==> flow/design.v <==
`timescale 1ns / 1ps
module SCRATCH_RAM(
	input logic [9:0] SCR_DIN,				 
	input logic [7:0] SCR_ADDR,			 
	input logic SCR_WE,				 
	input logic CLK,					 
	output logic [9:0] DATA_OUT			 
	);
logic [9:0] ram [0:255];				 
initial begin
int i;
for (i=0; i<256; i++)
    begin						 
    ram[i] = 0;
    end
end
always_comb						 
begin							 
DATA_OUT = ram[SCR_ADDR];		
end
always_ff @(posedge CLK)
begin
if (SCR_WE == 1'b1) begin				 
     ram[SCR_ADDR] <= SCR_DIN;				 
     end
end
endmodule
---- Tool chain data of SCRATCH_RAM ----
The steps from the RTL of SCRATCH_RAM to its reports follow in flow order.
Line numbers count from 1 in the design file above.
Cell names lack the library's common part.
The mark - stands for no value.
set-up
  top ..................................... SCRATCH_RAM
  clock ................................... CLK
  library ................................. sky130hd
  timing corner ........................... tt_025C_1v80

---- After elaboration ----
Counts by Yosys on the flattened word-level netlist (proc, flatten, opt, wreduce; memories kept). Register bits leave out memories and registers merged into their read ports (data or address); mux counts leave out enables and synchronous resets folded into registers. Print and check cells are left out. Cells with the same type and inputs are merged into one.
Yosys's memory passes give these memory sizes; they may raise the number of words (mostly to a power of two), join words into wider ones and drop unused or constant bits.
bit counts
  register bits ........................... 0
  bits in latches ......................... 0
  bits in writable memories ............... 2,560
  bits in read-only memories .............. 0
  clocked read ports x word width ......... 0
  memories ................................ 1
  input bits .............................. 20
memory list
  memory  depth  bits a word  rd ports  wr ports  line  text
  ram     256    10           1         1         9     logic [9:0] ram [0:255];
cells by class
  $add $sub $neg .......................... 0
  $mul .................................... 0
  div/mod/pow operators ................... 0
  $lt $le $gt $ge ......................... 0
  equality and inequality tests ........... 0
  shifts and indexed selects .............. 0
  multiplexer cells ....................... 3
  bitwise operators ....................... 0
  reduce/logical cells .................... 0
operators by type and width
  operator           number
  2-to-1 mux 10 bit  1
  2-to-1 mux 8 bit   1
  2-to-1 mux 1 bit   1

---- Longest topological paths ----
Yosys ltp: most cells in a row. Word level: on the elaborated netlist, between registers, memories and ports. Mapped: between sequential cells and ports; inverters and the memories' decode and read muxes count.
depth
  depth in word-level cells ............... 1
  ABC_AREA ................................ 0
  gate-level depth with buffers ........... 9
  mapped depth without buffers ............ 5

---- After synthesis ----
Yosys stat after the flow's synthesis: flattened, memories mapped to cells. It holds for the ABC_AREA given above (unset counts as 0); a run with the other value may have another netlist.
The area totals of this step are shown rounded.
synthesis totals
  cells in the netlist .................... 4,328
  mapped area ............................. 97,400 sq um
  area of sequential cells ................ 76,900 sq um
  mapped flip-flops ....................... 2,560
cells by type
  type      number
  edfxtp_1  2,560
  mux4_2    640
  a22oi_1   320
  nor2_1    232
  a21oi_1   160
  clkbuf_1  178
  o41ai_1   40
  buf_2     52
  nor3_1    30
  buf_4     16
  nand2_1   28
  buf_1     24
  nand3_1   13
  nand4_1   10
  buf_6     5
  nor2b_1   7
  nand2b_1  6
  and2_1    2
Other cell types: 4; their cells: 5.

---- Path before layout ----
Path of least setup slack by OpenSTA after synthesis, without wires, with an ideal clock, recovery checks aside; 20% of the period is set as input and as output delay. Where synthesis merged equal registers, the netlist keeps one of their names.
path after synthesis
  path kind ............................... in2out
  from .................................... input SCR_ADDR[1]
  to ...................................... output DATA_OUT[0]
  clock period ............................ 2,990 ps
  input delay ............................. 598 ps
  external output delay ................... 598 ps
  launch time at the first pin ............ 598 ps
  arrival ................................. 2,537 ps
  required time ........................... 2,392 ps
  setup slack ............................. -145 ps
  path delay .............................. 1,939 ps
  stages .................................. 8
  buffers on the path ..................... 3
  synthesis period reached ................ 3,135 ps
"path delay" = arrival - input delay + setup time.
A path that ends at an output port has no setup time.
"stages" counts driving pins, that of a launching flip-flop among them; a cell with two outputs on the path counts twice.
"synthesis period reached" is the clock period less the worst setup slack; recovery checks do not enter. This is arithmetic on one report: input and output delays are still those of the set period (20% each).
Between the ends stands the longest chain of elaborated cells between them, by number of cells; it is not shown to be the way that was timed. Of several equally long chains one is given.
Each line given opens the expression or statement behind the cell; cells for indexed reads and writes are added by Yosys, which also makes memories of some case tables.
A memory read counts as a cell of the chain, while the word-level depth stops at memories.
on the way, after synthesis
  cell sequence ........................... clkbuf_1 clkbuf_1 clkbuf_1 mux4_2 a22oi_1 a21oi_1 o41ai_1 nand4_1
  cells in the longest elaborated chain ... 1
  elaborated cells on any way between the ends .. 1
  source lines of those cells ............. 1
RTL lines, path after synthesis
  what                   line  text
  start, declared        4     input logic [7:0] SCR_ADDR,
  memory (256 x 10 bit)  9     logic [9:0] ram [0:255];
  end, declared          7     output logic [9:0] DATA_OUT

---- Timing after layout ----
From the final timing report of run A: the path of least setup slack in the routed layout; clock arrival at registers is part of the times.
The report prints the path's times to 10 ps; the period is as set.
path post-layout
  path kind ............................... reg2out
  from .................................... memory ram[168][2]
  to ...................................... output DATA_OUT[2]
  clock period ............................ 2,450 ps
  external output delay ................... 490 ps
  launch time at the first pin ............ 910 ps
  arrival ................................. 3,650 ps
  required time ........................... 1,960 ps
  setup slack ............................. -1,690 ps
  stages .................................. 8
  buffers on the path ..................... 2
Between the ends stands the longest chain of elaborated cells between them, by number of cells; it is not shown to be the way that was timed. Of several equally long chains one is given.
A memory read counts as a cell of the chain, while the word-level depth stops at memories.
on the way, post-layout
  cell sequence ........................... edfxtp_1 mux4_2 a22oi_2 a21oi_1 o41ai_4 buf_4 nand4_1 buf_2
  cells in the longest elaborated chain ... 1
  elaborated cells on any way between the ends .. 1
  source lines of those cells ............. 1
RTL lines, path post-layout
  what                   line  text
  start, declared        9     logic [9:0] ram [0:255];
  memory (256 x 10 bit)  9
  end, declared          7     output logic [9:0] DATA_OUT

Record of 2 stored runs of the RTL-to-layout flow on SCRATCH_RAM, platform sky130hd. The runs are unordered. Constraints: input delay and output delay 20% of the set period each, output load 0.01 pF.
"achieved clock period": clock period set for the run, less the worst setup slack. It is reckoned from that one timing run; input and output delays stay at 20% of the period that was set.
"total power after layout": no workload was simulated; the value follows from the tool's default switching activity.
The measured numbers are rounded.

======== run A ========
==> flow/run.sh <==
#!/bin/bash
# the make line also repeats the synthesis and layout settings of config.mk as NAME=value (left out here)
make -C /OpenROAD-flow-scripts/flow DESIGN_CONFIG=/design/flow/config.mk WORK_HOME=/design/flow/orfs CLKGATE_MAP_FILE= finish
==> flow/config.mk <==
export PLATFORM = sky130hd
export DESIGN_NAME = SCRATCH_RAM
export DESIGN_NICKNAME = SCRATCH_RAM
export VERILOG_FILES = /design/flow/design.v
export SDC_FILE = /design/flow/constraint.sdc
export NUM_CORES = 4
export LEC_CHECK = 0
export CAP_MARGIN = 20
export CORE_ASPECT_RATIO = 0.78
export CORE_MARGIN = 3
export CORE_UTILIZATION = 38
export CTS_CLUSTER_SIZE = 30
export MAX_ROUTING_LAYER = met4
export MIN_ROUTING_LAYER = met2
export PLACE_DENSITY_LB_ADDON = 0.25
export SETUP_SLACK_MARGIN = 0.62
export SLEW_MARGIN = 20
export TNS_END_PERCENT = 15
==> flow/constraint.sdc <==
create_clock -name core_clock -period 2.45 [get_ports {CLK}]
set_input_delay 0.4900 -clock core_clock [delete_from_list [all_inputs] [get_ports {CLK}]]
set_output_delay 0.4900 -clock core_clock [all_outputs]
set_load 0.01 [all_outputs]

-------- measured, run A --------
  worst hold slack ........................ 60 ps
  worst setup slack after layout .......... -1,690 ps
  summed negative setup slack ............. -14,300 ps
  achieved clock period ................... 4,142 ps
  die size ................................ 263,000 sq um
  cell area after synthesis ............... 97,400 sq um
  post-layout utilization ................. 48.1%
  total power after layout ................ 93.1 mW
  standard-cell area of the final layout .. 122,000 sq um

======== run B ========
==> flow/run.sh <==
#!/bin/bash
# the make line also repeats the synthesis and layout settings of config.mk as NAME=value (left out here)
make -C /OpenROAD-flow-scripts/flow DESIGN_CONFIG=/design/flow/config.mk WORK_HOME=/design/flow/orfs CLKGATE_MAP_FILE= finish
==> flow/config.mk <==
export PLATFORM = sky130hd
export DESIGN_NAME = SCRATCH_RAM
export DESIGN_NICKNAME = SCRATCH_RAM
export VERILOG_FILES = /design/flow/design.v
export SDC_FILE = /design/flow/constraint.sdc
export NUM_CORES = 4
export LEC_CHECK = 0
export ABC_AREA = 0
export CAP_MARGIN = 20
export CORE_MARGIN = 2
export CORE_UTILIZATION = 43
export CTS_CLUSTER_DIAMETER = 36
export CTS_CLUSTER_SIZE = 43
export GPL_ROUTABILITY_DRIVEN = 0
export GPL_TIMING_DRIVEN = 0
export PLACE_DENSITY_LB_ADDON = 0.24
export SLEW_MARGIN = 20
==> flow/constraint.sdc <==
create_clock -name core_clock -period 3.62 [get_ports {CLK}]
set_input_delay 0.7240 -clock core_clock [delete_from_list [all_inputs] [get_ports {CLK}]]
set_output_delay 0.7240 -clock core_clock [all_outputs]
set_load 0.01 [all_outputs]

-------- measured, run B --------
  standard-cell area of the final layout .. 120,000 sq um
  die size ................................ 230,000 sq um
  cell area after synthesis ............... 97,400 sq um
  post-layout utilization ................. 53.3%
  worst setup slack after layout .......... -858 ps
  achieved clock period ................... 4,478 ps
  worst hold slack ........................ 127 ps
  total power after layout ................ 75.8 mW
  summed negative setup slack ............. -10,200 ps
